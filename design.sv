==> flow/design.v <==
module ALU_DESIGN #(parameter DW = 8, CW = 4)(INP_VALID,OPA,OPB,CIN,CLK,RST,CMD,CE,MODE,COUT,OFLOW,RES,G,E,L,ERR);
  input [DW-1:0] OPA,OPB;
  input CLK,RST,CE,MODE,CIN;
  input [CW-1:0] CMD;
  input [1:0] INP_VALID;
  output reg [DW:0] RES = 9'bz;
  output reg COUT = 1'bz;
  output reg OFLOW = 1'bz;
  output reg G = 1'bz;
  output reg E = 1'bz;
  output reg L = 1'bz;
  output reg ERR = 1'bz;
  reg [DW-1:0] OPA_1, OPB_1;
  reg [DW-1:0] oprd1, oprd2;
  reg [3:0] CMD_tmp;
  reg [DW-1:0] AU_out_tmp1,AU_out_tmp2 ;
  reg [4:0] wait_counter;
  reg oprd1_valid, oprd2_valid;
  always @ (posedge CLK) begin
      if(RST) begin
        oprd1<=0;
        oprd2<=0;
        CMD_tmp<=0;
        wait_counter<=0;
        oprd1_valid<=0;
        oprd2_valid<=0;
      end
      else if (INP_VALID==2'b01)  begin    
        oprd1<=OPA;
        CMD_tmp<=CMD;
        oprd1_valid<=1;
        wait_counter<=0;
        if(oprd2_valid && wait_counter >= 16) begin
          ERR <= 1'b1;
        end
      end
      else if (INP_VALID==2'b10)  begin    
        oprd2<=OPB;
        CMD_tmp<=CMD;
        oprd2_valid<=1;
        wait_counter<=0;
        if(oprd1_valid && wait_counter >= 16) begin
          ERR <= 1'b1;
        end
      end
      else if (INP_VALID==2'b11)  begin    
        oprd1<=OPA;
        oprd2<=OPB;
        CMD_tmp<=CMD;
        oprd1_valid<=1;
        oprd2_valid<=1;
        wait_counter<=0;
      end
      else begin    
        if((oprd1_valid && !oprd2_valid) || (!oprd1_valid && oprd2_valid)) begin
          if(wait_counter < 16) begin
            wait_counter <= wait_counter + 1;
          end else begin
            wait_counter <= 16;
          end
        end
      end
    end
    always@(posedge CLK)
      begin
       if(CE)                   
        begin
         if(RST)                
          begin
            RES=9'bzzzzzzzzz;
            COUT=1'bz;
            OFLOW=1'bz;
            G=1'bz;
            E=1'bz;
            L=1'bz;
            ERR=1'bz;
            AU_out_tmp1=0;
            AU_out_tmp2=0;
          end
         else if(MODE && oprd1_valid && oprd2_valid)          
         begin
           RES=9'bzzzzzzzzz;
           COUT=1'bz;
           OFLOW=1'bz;
           G=1'bz;
           E=1'bz;
           L=1'bz;
           ERR=1'bz;
          case(CMD_tmp)             
    4'b0000:                   begin             
              RES=oprd1+oprd2;
              COUT=RES[8]?1:0;
            end
      4'b0001 :                begin
             OFLOW=(oprd1<oprd2)?1:0;
             RES=oprd1-oprd2;
            end
           4'h2:            
            begin
             RES=oprd1+oprd2+CIN;
             COUT=RES[8]?1:0;
            end
           4'b0011:             
           begin
            OFLOW=(oprd1<oprd2)?1:0;
            RES=oprd1-oprd2-CIN;
           end
           4'b0100:RES=oprd1;    
           4'b0101:RES=oprd1-1;    
           4'b0110:RES=oprd2-1;    
           4'b0111:RES=oprd2+1;    
           4'b1000:              
           begin
            RES=9'bzzzzzzzzz;
            if(oprd1==oprd2)
             begin
               E=1'b1;
               G=1'bz;
               L=1'bz;
             end
            else if(oprd1>oprd2)
             begin
               E=1'bz;
               G=1'b1;
               L=1'bz;
             end
            else 
             begin
               E=1'bz;
               G=1'bz;
               L=1'b1;
             end
           end
	   4'b1001: begin   
                    AU_out_tmp1 <= oprd1 + 1;
                    AU_out_tmp2 <= oprd2 + 1;
                    RES <=AU_out_tmp1 * AU_out_tmp2;
                  end
           4'b1010: begin   
                    AU_out_tmp1 <= oprd1 << 1;
                    AU_out_tmp2 <= oprd2;
                    RES <=AU_out_tmp1 - AU_out_tmp2; 
                  end
           default:   
            begin
            RES=9'bzzzzzzzzz;
            COUT=1'bz;
            OFLOW=1'bz;
            G=1'bz;
            E=1'bz;
            L=1'bz;
            ERR=1'bz;
           end
          endcase
         end
        else if(!MODE && oprd1_valid && oprd2_valid)          
        begin 
           RES=9'bzzzzzzzzz;
           COUT=1'bz;
           OFLOW=1'bz;
           G=1'bz;
           E=1'bz;
           L=1'bz;
           ERR=1'bz;
           case(CMD_tmp)    
             4'b0000:RES={1'b0,oprd1&oprd2};     
             4'b0001:RES={1'b0,~(oprd1&oprd2)};  
             4'b0010:RES={1'b0,oprd1&&oprd2};     
             4'b0011:RES={1'b0,~(oprd1|oprd2)};  
             4'b0100:RES={1'b0,oprd1^oprd2};     
             4'b0101:RES={1'b0,~(oprd1^oprd2)};  
             4'b0110:RES={1'b0,~oprd1};        
             4'b0111:RES={1'b0,~oprd2};        
             4'b1000:RES={1'b0,oprd1};      
             4'b1001:RES={1'b0,oprd1<<1};      
             4'b1010:RES={1'b0,oprd2<<1};      
             4'b1011:RES={1'b0,oprd2<<1};     
             4'b1100:                        
             begin
               if(oprd2[0])
                 OPA_1 = {oprd1[6:0], oprd1[7]};
               else
                 OPA_1 = oprd1;
               if(oprd2[1])
                 OPB_1 =  {OPA_1[5:0], OPA_1[7:6]}; 
               else
                 OPB_1= OPA_1;
               if(oprd2[2])
                 RES =  {OPB_1[3:0], OPB_1[7:4]} ;
               else
                 RES = OPB_1;
               if(oprd2[4] | oprd2[5] | oprd2[6] | oprd2[7])
                 ERR=1'b1;
             end
             4'b1101:                        
             begin
               if(oprd2[0])
                 OPA_1 = {oprd1[0], oprd1[7:1]};
               else
                 OPA_1 = oprd1;
               if(oprd2[1])
                 OPB_1 =  {OPA_1[1:0], OPA_1[7:2]}; 
               else
                 OPB_1= OPA_1;
               if(oprd2[2])
                 RES =  {OPB_1[3:0], OPB_1[7:4]} ;
               else
                 RES = OPB_1;
               if(oprd2[4] | oprd2[5] | oprd2[6] | oprd2[7])
                 ERR=1'b0;
             end
             default:   
               begin
               RES=9'bzzzzzzzzz;
               COUT=1'bz;
               OFLOW=1'bz;
               G=1'bz;
               E=1'bz;
               L=1'bz;
               ERR=1'bz;
               end
          endcase
     end
    end
   end
endmodule
---- Reports on ALU_DESIGN ----
The steps from the RTL of ALU_DESIGN to its reports follow in flow order.
Lines are those of the file above, counted from 1.
Operators carry their Yosys type and port widths (W data, S select, Z words).
Library cell names are shortened.
A cell with n/a has no value.
set-up
  top module .............................. ALU_DESIGN
  clock port .............................. CLK
  library ................................. sky130hd
  timing corner ........................... tt_025C_1v80

---- Elaborated design ----
Source: Yosys, flattened and elaborated, memories not mapped. Widths are those after wreduce. Registers that Yosys merges into a memory's read port (data or address) are not register bits. Print and check cells do not count. Equal cells are merged and count once.
cells by class
  add/sub/neg operators ................... 10
  $mul .................................... 1
  magnitude comparators ................... 4
  eq/ne operators ......................... 19
  multiplexer cells ....................... 62
  bitwise logic cells ..................... 13
  reduce/logical cells .................... 27
operator list
  operator               count
  $pmux W9 S13           1
  $mux W8                13
  $pmux W9 S10           1
  $mul A8 B8 Y9          1
  $not A8 Y8             5
  $mux W1                36
  $pmux W8 S2            2
  $mux W9                3
  $eq A4 B4 Y1 const B   6
  $sub A8 B1 Y9 const B  2
  $sub A8 B8 Y9          2
  $eq A4 B3 Y1 const B   4
  $mux W4                3
  $add A8 B1 Y9 const B  1
  $add A8 B8 Y9          1
  $add A9 B1 Y9          1
  $sub A9 B1 Y9          1
  $logic_and A1 B1 Y1    8
  $reduce_bool A2 Y1     4
  $eq A4 B2 Y1 const B   2
  $add A8 B1 Y8 const B  1
  $gt A8 B8 Y1           1
  $lt A8 B8 Y1           1
  $eq A8 B8 Y1           1
  $and A8 B8 Y8          1
  $or A8 B8 Y8           1
  $xor A8 B8 Y8          1
  $logic_and A8 B8 Y1    1
Other operator kinds: 20; their cells: 31.
storage and ports
  flip-flop bits (word level) ............. 59
  bits of input ports ..................... 27
  output and inout port bits .............. 15

---- Logic depth ----
Depth = most cells in a row (Yosys ltp): at word level without a register or memory, in the mapped netlist without a sequential cell, where the memories' decode and read muxes count.
depth
  depth in word-level cells ............... 8
  ABC_AREA ................................ 0
  depth in mapped cells ................... 17

---- Netlist ----
Yosys stat after the flow's synthesis: flattened, memories mapped to cells. It holds for the ABC_AREA given above (unset counts as 0); a run with the other value may have another netlist.
synthesis totals
  cells in the netlist .................... 922
  mapped area ............................. 7292.0 um^2
  sequential part of the area ............. 1251.2 um^2
  mapped flip-flops ....................... 49
  buffers ................................. 64
cell types
  cell type  count
  edfxtp_1   27
  ha_1       63
  dfxtp_1    22
  fa_1       21
  nor2_1     98
  xnor2_1    40
  mux2i_1    34
  nand2_1    77
  inv_1      69
  a21oi_1    49
  o21ai_0    49
  mux4_2     8
  buf_2      23
  and2_1     18
  o22ai_1    17
  nand3_1    20
  a211oi_1   13
  nor3_1     19
Other cell types: 66; their cells: 255.

---- Path before layout ----
Source: OpenSTA report_checks on the synthesized netlist (no wires, ideal clock, input and output delay 20% of the period each), path of least setup slack; recovery checks are left aside. Register names are those of the netlist, which keeps one name where synthesis merged equal registers.
timing after synthesis
  kind .................................... register -> register
  start point ............................. register AU_out_tmp1[1]
  end point ............................... register RES[7]
  period .................................. 6.54 ns
  library setup time ...................... 0.270 ns
  time at the first pin ................... 0.000 ns
  data arrival time ....................... 3.667 ns
  required time ........................... 6.270 ns
  path slack .............................. 2.603 ns
  path delay .............................. 3.937 ns
  driving pins on the path ................ 14
  period reached after synthesis .......... 3.937 ns
"path delay" is the arrival time less input delay plus setup time.
"driving pins on the path" counts driving pins, that of a launching flip-flop among them; a cell with two outputs on the path counts twice.
"period reached after synthesis" = period - worst setup slack (recovery checks aside). The figure is calculated, with input and output delays left at 20% of the set period.
The rows between start and end are the longest chain of elaborated cells between them; the timing report does not say that the signal goes this way. Where chains are equally long, one stands for them.
Each line given opens the expression or statement behind the cell; cells for indexed reads and writes are added by Yosys, which also makes memories of some case tables.
At most two assigning lines are given for a register; there are more.
on the way, after synthesis
  cell sequence ........................... edfxtp_1 > nand2_1 > fa_1 > inv_1 > fa_1 > fa_1 > inv_1 > fa_1 > inv_1 > ha_1 > xnor2_1 > a221oi_1 > a31oi_1 > a2bb2oi_1
  length of the longest elaborated chain .. 4
  elaborated cells between the ends (all ways) .. 5
  RTL lines with such cells ............... 5
  classes of those cells .................. add/sub: 1; mul: 1; mux: 3
RTL lines, path after synthesis
  what           RTL line  source
  from (decl)    16        reg [DW-1:0] AU_out_tmp1,AU_out_tmp2 ;
  from (assign)  135       AU_out_tmp1 <= oprd1 + 1;
  from (assign)  140       AU_out_tmp1 <= oprd1 << 1;
  $mul A8 B8 Y9  137       RES <=AU_out_tmp1 * AU_out_tmp2;
  $pmux W9 S10   89        case(CMD_tmp)
  $mux W9        80        else if(MODE && oprd1_valid && oprd2_valid)
  $mux W9        68        if(RST)
  to (assign)    91        RES=oprd1+oprd2;
  to (assign)    96        RES=oprd1-oprd2;
  to (decl)      6         output reg [DW:0] RES = 9'bz;

---- Timing after layout ----
Path of least setup slack in the final report of flow run 1 (OpenROAD, finished layout, wires in). Where an end is a register, its clock arrival counts in the times.
timing after layout
  kind .................................... register -> register
  start point ............................. register AU_out_tmp1[1]
  end point ............................... register RES[4]
  period .................................. 4.27 ns
  library setup time ...................... 0.26 ns
  time at the first pin ................... 0.32 ns
  data arrival time ....................... 3.99 ns
  required time ........................... 4.32 ns
  path slack .............................. 0.33 ns
  driving pins on the path ................ 15
The rows between start and end are the longest chain of elaborated cells between them; the timing report does not say that the signal goes this way. Where chains are equally long, one stands for them.
At most two assigning lines are given for a register; there are more.
on the way, after layout
  cell sequence ........................... edfxtp_1 > and2_4 > ha_2 > fa_1 > ha_1 > inv_1 > fa_2 > fa_1 > a21oi_2 > o21ai_1 > o211ai_1 > a2111oi_2 > buf_4 > o211ai_1 > o2bb2ai_1
  length of the longest elaborated chain .. 4
  elaborated cells between the ends (all ways) .. 5
  RTL lines with such cells ............... 5
  classes of those cells .................. add/sub: 1; mul: 1; mux: 3
RTL lines, path after layout
  what           RTL line  source
  from (decl)    16        reg [DW-1:0] AU_out_tmp1,AU_out_tmp2 ;
  from (assign)  135       AU_out_tmp1 <= oprd1 + 1;
  from (assign)  140       AU_out_tmp1 <= oprd1 << 1;
  $mul A8 B8 Y9  137       RES <=AU_out_tmp1 * AU_out_tmp2;
  $pmux W9 S10   89        case(CMD_tmp)
  $mux W9        80        else if(MODE && oprd1_valid && oprd2_valid)
  $mux W9        68        if(RST)
  to (assign)    91        RES=oprd1+oprd2;
  to (assign)    96        RES=oprd1-oprd2;
  to (decl)      6         output reg [DW:0] RES = 9'bz;

Module ALU_DESIGN, platform sky130hd: 2 stored runs of the flow (Yosys, OpenROAD) with differing settings, in no particular order. Input and output delays are each 20% of the period that was set; the output load is 0.01 pF.
"achieved clock period (ns)" means the clock period less the worst setup slack. The figure is calculated, with input and output delays left at 20% of the set period.
"worst setup path time (ns)": the worst setup path's part of the clock period (all of it between registers, 20% less for each end at a port) less its slack. A launch clock that arrives late makes it longer, a capture clock that arrives late makes it shorter.
By "finish__power__total" is meant OpenSTA's value without simulated activity: inputs other than the clock are taken to toggle once in ten clock periods, and the tool carries that through the logic.

Flow files of flow run 1
==> flow/run.sh <==
#!/bin/bash
# the make line also repeats the synthesis and layout settings of config.mk as NAME=value (left out here)
make -C /OpenROAD-flow-scripts/flow DESIGN_CONFIG=/design/flow/config.mk WORK_HOME=/design/flow/orfs CLKGATE_MAP_FILE= finish
==> flow/config.mk <==
export PLATFORM = sky130hd
export DESIGN_NAME = ALU_DESIGN
export DESIGN_NICKNAME = ALU_DESIGN
export VERILOG_FILES = /design/flow/design.v
export SDC_FILE = /design/flow/constraint.sdc
export NUM_CORES = 4
export LEC_CHECK = 0
export CAP_MARGIN = 20
export CORE_MARGIN = 2
export CORE_UTILIZATION = 40
export SETUP_SLACK_MARGIN = 0.37
export SLEW_MARGIN = 20
==> flow/constraint.sdc <==
create_clock -name core_clock -period 4.27 [get_ports {CLK}]
set_input_delay 0.8540 -clock core_clock [delete_from_list [all_inputs] [get_ports {CLK}]]
set_output_delay 0.8540 -clock core_clock [all_outputs]
set_load 0.01 [all_outputs]

report of flow run 1
yosys chip area after synthesis (um^2): 7292.0
finish__design__die__area: 19326.6
finish__design__instance__area__stdcell: 8400.6
finish__timing__setup__ws: 0.332
finish__timing__hold__ws: 0.477
finish__power__total: 2.056e-03
achieved clock period (ns): 3.938
worst setup path time (ns): 3.94
worst setup path kind: register -> register

Flow files of flow run 2
==> flow/run.sh <==
#!/bin/bash
# the make line also repeats the synthesis and layout settings of config.mk as NAME=value (left out here)
make -C /OpenROAD-flow-scripts/flow DESIGN_CONFIG=/design/flow/config.mk WORK_HOME=/design/flow/orfs CLKGATE_MAP_FILE= finish
==> flow/config.mk <==
export PLATFORM = sky130hd
export DESIGN_NAME = ALU_DESIGN
export DESIGN_NICKNAME = ALU_DESIGN
export VERILOG_FILES = /design/flow/design.v
export SDC_FILE = /design/flow/constraint.sdc
export NUM_CORES = 4
export LEC_CHECK = 0
export CAP_MARGIN = 20
export CELL_PAD_IN_SITES_GLOBAL_PLACEMENT = 2
export CORE_ASPECT_RATIO = 0.99
export CORE_MARGIN = 2
export CORE_UTILIZATION = 71
export MAX_ROUTING_LAYER = met4
export SETUP_SLACK_MARGIN = 1.98
export SLEW_MARGIN = 20
==> flow/constraint.sdc <==
create_clock -name core_clock -period 7.54 [get_ports {CLK}]
set_input_delay 1.5080 -clock core_clock [delete_from_list [all_inputs] [get_ports {CLK}]]
set_output_delay 1.5080 -clock core_clock [all_outputs]
set_load 0.01 [all_outputs]

report of flow run 2: did not finish, place, GPL-0301
